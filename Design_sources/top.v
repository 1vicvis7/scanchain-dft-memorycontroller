==> flow/design.v <==
`timescale 1ns / 1ps
module data_memory(
    input         clk,
    input  [7:0]  read_addr,
    input  [7:0]  write_addr,
    input  [7:0]  acc,
    input         mem_ren_wen,  
    output [7:0]  mem_output
);
    integer i = 0;
    reg [7:0] data_mem [255:0];
    initial begin
        for(i = 0; i < 256; i = i + 1)
            data_mem[i] <= 8'b0;
    end
    always @(posedge clk) begin
        if (mem_ren_wen)
            data_mem[write_addr] <= acc;
    end
    assign mem_output = (mem_ren_wen == 1'b0) ? data_mem[read_addr] : 8'b0;
endmodule
module memory_controller_with_scan (
    input           clk,
    input           rst,
    input           start_op,
    input           op_type,
    input  [7:0]    addr_in,
    input  [7:0]    data_in,
    input  [7:0]    ram_data_out_in,
    output reg      done,
    output reg [7:0]    data_out,
    input           scan_en,
    input           scan_in,
    output wire         scan_out,
    output reg      mem_ren_wen,
    output reg [7:0]    ram_read_addr,
    output reg [7:0]    ram_write_addr,
    output reg [7:0]    ram_data_in
);
    parameter IDLE        = 3'b000;
    parameter READ_SETUP  = 3'b001;
    parameter READ_WAIT   = 3'b010;
    parameter WRITE_SETUP = 3'b011;
    parameter WRITE_WAIT  = 3'b100;
    parameter DONE_STATE  = 3'b101; 
    reg  [2:0] current_state, next_state;
    reg  [7:0] op_addr;
    always @(posedge clk or posedge rst) begin
        if (rst) begin
            current_state <= IDLE;
            op_addr <= 8'b0; 
        end
        else if (scan_en) begin
            current_state <= {scan_in, current_state[2:1]};
        end
        else begin
            current_state <= next_state;
            if (current_state == IDLE && start_op) begin
                op_addr <= addr_in;
            end
        end
    end
    always @(posedge clk or posedge rst) begin
        if (rst) begin
            data_out <= 8'b0;
        end
         else if (current_state == READ_WAIT) begin
            data_out <= ram_data_out_in;
        end
    end
    assign scan_out = current_state[0];
    always @(*)
    begin
        next_state = current_state;
        done = 1'b0;
        mem_ren_wen = 1'b0;
        ram_read_addr = 8'b0;
        ram_write_addr = 8'b0;
        ram_data_in = 8'b0;
        case (current_state)
            IDLE: begin
                if (start_op) begin
                    if (op_type == 1'b0) begin
                        next_state = READ_SETUP;
                    end else begin
                        next_state = WRITE_SETUP;
                    end
                end
            end
            READ_SETUP: begin
                ram_read_addr = op_addr;
                next_state = READ_WAIT;
            end
            READ_WAIT: begin
                next_state = DONE_STATE;
            end
            WRITE_SETUP: begin
                ram_write_addr = op_addr; 
                ram_data_in = data_in;
                next_state = WRITE_WAIT;
            end
            WRITE_WAIT: begin
                mem_ren_wen = 1'b1; 
                ram_write_addr = op_addr;
                ram_data_in = data_in;
                next_state = DONE_STATE;
            end
            DONE_STATE: begin
                done = 1'b1;
                next_state = IDLE;
            end
            default: next_state = IDLE;
        endcase
    end
endmodule
module sram_test_design (
    input           clk,
    input           rst,
    input           scan_in,
    input           scan_en,
    input           start_op,
    input           op_type,
    input  [7:0]    addr_in,
    input  [7:0]    data_in,
    output [7:0]    data_out,
    output          done,
    output          scan_out
);
    wire mem_ren_wen;
    wire [7:0] ram_read_addr, ram_write_addr, ram_data_in, ram_data_out;
    memory_controller_with_scan controller (
        .clk(clk),
        .rst(rst),
        .start_op(start_op),
        .op_type(op_type),
        .addr_in(addr_in),
        .data_in(data_in),
        .ram_data_out_in(ram_data_out),
        .done(done),
        .data_out(data_out),
        .scan_en(scan_en),
        .scan_in(scan_in),
        .scan_out(scan_out),
        .mem_ren_wen(mem_ren_wen),
        .ram_read_addr(ram_read_addr),
        .ram_write_addr(ram_write_addr),
        .ram_data_in(ram_data_in)
    );
    data_memory mem (
        .clk(clk),
        .read_addr(ram_read_addr),
        .write_addr(ram_write_addr),
        .acc(ram_data_in),
        .mem_ren_wen(mem_ren_wen),
        .mem_output(ram_data_out)
    );
endmodule
Step by step through the tools: sram_test_design. The steps from the RTL of sram_test_design to its reports follow in flow order. Lines are those of the file above, counted from 1. Cell names lack the library's common part. Not given: n/a

Top module: sram_test_design. Clock port: clk. Library: sky130hd. Corner: tt_025C_1v80.

Word-level counts. Yosys after proc, flatten, opt, wreduce and memory -nomap, before mapping. Memory bits, and registers merged into a memory's read port (data or address), are not among the register bits. Print and check cells are not counted. Equal cells are merged and count once. Yosys's memory passes give these memory sizes; they may raise the number of words (mostly to a power of two), join words into wider ones and drop unused or constant bits.

For add/subtract/negate cells the number is 0. The entry for multipliers reads 0. The figure for divide/modulo/power cells is 0. The entry for order comparisons reads 0. The figure for equality and inequality tests is 6. Under shifts and indexed selects stands 0. The figure for muxes and demuxes is 12. For bitwise logic cells the number is 1. The figure for reductions and logical operators is 5.

Operators with widths (count): two-way mux 8 bit (5); parallel mux 3 bit (select 4 bit) (1); == test 3 x 2 -> 1 bit (second input constant) (2); == test 3 bit (second input constant) (2); two-way mux 3 bit (2); OR reduction 2 bit (2); == test 3 x 1 -> 1 bit (second input constant) (1); != test 3 bit (second input constant) (1); logical NOT 3 bit (1); two-way mux 1 bit (3); AND reduction 2 bit (1); two-way mux 2 bit (1); logical AND 1 bit (1); inverter 1 bit (1).

Bits in registers: 11. Under latch bits stands 0. For bits in writable memories the number is 2048. The entry for memory bits (read-only) reads 0. The figure for clocked read ports x word width is 8. The entry for memories reads 1. Input bits: 22. Under output and inout port bits stands 10. Cells after elaboration: 27.

Memories: mem.data_mem (depth 256, bits a word 8, read ports 1, write ports 1, RTL line 11) `reg [7:0] data_mem [255:0];`.

Depth. Yosys ltp: most cells in a row. Word level: on the elaborated netlist, between registers, memories and ports. Mapped: between sequential cells and ports; inverters and the memories' decode and read muxes count.

Under depth after elaboration stands 4. For ABC_AREA the number is 0. Mapped depth: 6. The figure for gate-level depth less buffers is 4.

After synthesis. Source: synth_stat.txt of the flow (Yosys; design flattened, memories mapped). It holds for the ABC_AREA given above (unset counts as 0); a run with the other value may have another netlist.

Cells by type: edfxtp_1 (count 18, area in all 540.518 um^2); dfrtp_1 (count 19, area in all 475.456 um^2); mux2_2 (count 10, area in all 112.608 um^2); mux2i_1 (count 9, area in all 90.086 um^2); nor2_1 (count 17, area in all 63.811 um^2); and2_1 (count 8, area in all 50.048 um^2); a21oi_1 (count 8, area in all 40.038 um^2); nor3b_1 (count 5, area in all 37.536 um^2); nand2_1 (count 8, area in all 30.029 um^2); buf_2 (count 5, area in all 25.024 um^2); buf_6 (count 2, area in all 22.522 um^2); nand3b_4 (count 1, area in all 20.019 um^2); a21boi_4 (count 1, area in all 18.768 um^2); a22oi_2 (count 1, area in all 12.512 um^2); clkbuf_1 (count 3, area in all 11.261 um^2); nand4bb_1 (count 1, area in all 11.261 um^2); a21oi_2 (count 1, area in all 8.758 um^2); a22o_1 (count 1, area in all 8.758 um^2).

Other cell types: 11; their cells: 12.

The entry for cells in the netlist reads 130. The entry for mapped area reads 1656.6 um^2. Sequential area: 1016.0 um^2. Under mapped flip-flops stands 37. Under buffers stands 10.

The figures by module come from a second, unflattened synthesis with its own total; it is not the netlist above.

The entry for cells (unflattened synthesis) reads 3887. The entry for area total of the unflattened synthesis reads 81031.5 um^2.

Rows give one instance, submodules left out.

Modules: data_memory (times used 1, cells 3808, area 80050.5 um^2, seq. area 61499.0 um^2); memory_controller_with_scan (times used 1, cells 79, area 980.9 um^2, seq. area 475.5 um^2); sram_test_design (times used 1, cells 0, area 0.0 um^2, seq. area 0.0 um^2).

Path before layout. OpenSTA on the mapped netlist: ideal clock, no wires. The path of least setup slack (recovery checks aside). Input and output delay are each 20% of the period. Register names are those of the netlist, which keeps one name where synthesis merged equal registers.

Path type: reg2reg. From: register controller.current_state[0]. To: memory mem.data_mem[0][0]. The entry for clock period reads 3.66 ns. The figure for library setup time is 0.370 ns. For time at the first pin the number is 0.000 ns. The entry for data arrival time reads 1.638 ns. The figure for required time is 3.290 ns. Under setup slack stands 1.651 ns. Under path delay stands 2.008 ns. For stages the number is 7. Path buffers: 2. Synthesis period reached: 2.009 ns.

"path delay" = arrival - input delay + setup time. "stages" counts driving pins, that of a launching flip-flop among them; a cell with two outputs on the path counts twice. "synthesis period reached" is the clock period less the worst setup slack; recovery checks do not enter. This is arithmetic on one report: input and output delays are still those of the set period (20% each). The rows between start and end are the longest chain of elaborated cells between them; the timing report does not say that the signal goes this way. Where chains are equally long, one stands for them. A line is the first line of the expression or statement that the cell stems from. Yosys adds cells for indexed reads and writes and turns some case tables into memories. A register here has more assigning lines than the two given. The path ends at the enable pin of a flip-flop; only ways to that pin are counted.

Cell sequence: dfrtp_1 -> buf_6 -> or3b_1 -> buf_6 -> nor2_1 -> nand2_1 -> nor2_1. The entry for cells in the longest elaborated chain reads 4. The figure for elaborated cells on any way between the ends is 7. For RTL lines with such cells the number is 2. Those cells by class: eq/ne: 2; mux: 4; reduce/logical: 1.

Ends and longest elaborated chain, after synthesis: start: declaration (RTL line 46) `reg  [2:0] current_state, next_state;`; start: assignment (RTL line 54) `current_state <= {scan_in, current_state[2:1]};`; start: assignment (RTL line 57) `current_state <= next_state;`; == test 3 x 2 -> 1 bit (RTL line 80) `case (current_state)`; OR reduction 2 bit; two-way mux 8 bit (RTL line 80); two-way mux 8 bit (RTL line 17) `if (mem_ren_wen)`; end: declaration (RTL line 11) `reg [7:0] data_mem [255:0];`.

Timing after layout. Path of least setup slack in the final report of run 1 (OpenROAD, finished layout, wires in). Where an end is a register, its clock arrival counts in the times.

Path type: reg2reg. From: register controller.current_state[2]. To: memory mem.data_mem[0][1]. The entry for clock period reads 1.48 ns. The figure for library setup time is 0.23 ns. For time at the first pin the number is 0.28 ns. The entry for data arrival time reads 1.71 ns. The figure for required time is 1.53 ns. Under setup slack stands -0.18 ns. For stages the number is 6. Path buffers: 2.

The rows between start and end are the longest chain of elaborated cells between them; the timing report does not say that the signal goes this way. Where chains are equally long, one stands for them. A register here has more assigning lines than the two given. The path ends at the enable pin of a flip-flop; only ways to that pin are counted.

Cell sequence: dfrtp_1 -> or3b_4 -> buf_4 -> a22oi_2 -> buf_6 -> nor2_4. The entry for cells in the longest elaborated chain reads 4. The figure for elaborated cells on any way between the ends is 7. For RTL lines with such cells the number is 2. Those cells by class: eq/ne: 2; mux: 4; reduce/logical: 1.

Ends and longest elaborated chain, post-layout: start: declaration (RTL line 46) `reg  [2:0] current_state, next_state;`; start: assignment (RTL line 54) `current_state <= {scan_in, current_state[2:1]};`; start: assignment (RTL line 57) `current_state <= next_state;`; == test 3 x 2 -> 1 bit (RTL line 80) `case (current_state)`; OR reduction 2 bit; two-way mux 8 bit (RTL line 80); two-way mux 8 bit (RTL line 17) `if (mem_ren_wen)`; end: declaration (RTL line 11) `reg [7:0] data_mem [255:0];`.

Subject: flow runs of sram_test_design

Hi,

Settings and measured results of 2 stored flow runs for module sram_test_design (sky130hd), not sorted in any way. The constraints put input and output delay at 20% of the set period each and load the outputs with 0.01 pF. "critical setup path time" means the part of the period allowed to the worst setup path (the constraints hold back 20% at inputs and 20% at outputs) less its slack; where the path has registers, the arrival times of their clocks count too. "overall power" is the tool's figure for a default switching activity; nothing was simulated.

Files of run 1:
==> flow/run.sh <==
#!/bin/bash
# the make line also repeats the synthesis and layout settings of config.mk as NAME=value (left out here)
make -C /OpenROAD-flow-scripts/flow DESIGN_CONFIG=/design/flow/config.mk WORK_HOME=/design/flow/orfs CLKGATE_MAP_FILE= finish
==> flow/config.mk <==
export PLATFORM = sky130hd
export DESIGN_NAME = sram_test_design
export DESIGN_NICKNAME = sram_test_design
export VERILOG_FILES = /design/flow/design.v
export SDC_FILE = /design/flow/constraint.sdc
export NUM_CORES = 4
export LEC_CHECK = 0
export CAP_MARGIN = 20
export CELL_PAD_IN_SITES_GLOBAL_PLACEMENT = 2
export CORE_MARGIN = 2
export CORE_UTILIZATION = 18
export GPL_ROUTABILITY_DRIVEN = 0
export SETUP_SLACK_MARGIN = 0.06
export SLEW_MARGIN = 25
==> flow/constraint.sdc <==
create_clock -name core_clock -period 1.48 [get_ports {clk}]
set_input_delay 0.2960 -clock core_clock [delete_from_list [all_inputs] [get_ports {clk}]]
set_output_delay 0.2960 -clock core_clock [all_outputs]
set_load 0.01 [all_outputs]

Results of run 1. For the utilization after layout the run shows 0.275. The overall power is 3628 uW. The setup slack of the critical path comes to -0.182 ns. The full die area stands at 9987.0 um^2. The chip area in the Yosys report stands at 1656.6 um^2. The measured critical setup path time is 1.66 ns. Critical path kind: reg2reg.

Files of run 2:
==> flow/run.sh <==
#!/bin/bash
# the make line also repeats the synthesis and layout settings of config.mk as NAME=value (left out here)
make -C /OpenROAD-flow-scripts/flow DESIGN_CONFIG=/design/flow/config.mk WORK_HOME=/design/flow/orfs CLKGATE_MAP_FILE= finish
==> flow/config.mk <==
export PLATFORM = sky130hd
export DESIGN_NAME = sram_test_design
export DESIGN_NICKNAME = sram_test_design
export VERILOG_FILES = /design/flow/design.v
export SDC_FILE = /design/flow/constraint.sdc
export NUM_CORES = 4
export LEC_CHECK = 0
export CAP_MARGIN = 20
export CELL_PAD_IN_SITES_DETAIL_PLACEMENT = 2
export CORE_MARGIN = 4
export CORE_UTILIZATION = 32
export PLACE_DENSITY_LB_ADDON = 0.11
export SETUP_SLACK_MARGIN = -0.1
export SLEW_MARGIN = 20
==> flow/constraint.sdc <==
create_clock -name core_clock -period 1.62 [get_ports {clk}]
set_input_delay 0.3240 -clock core_clock [delete_from_list [all_inputs] [get_ports {clk}]]
set_output_delay 0.3240 -clock core_clock [all_outputs]
set_load 0.01 [all_outputs]

Results of run 2. For the utilization after layout the run shows 0.472. The overall power is 3273 uW. The setup slack of the critical path comes to -0.062 ns. The full die area stands at 6392.0 um^2. The chip area in the Yosys report stands at 1656.6 um^2. The measured critical setup path time is 1.68 ns. Critical path kind: reg2reg.

Regards
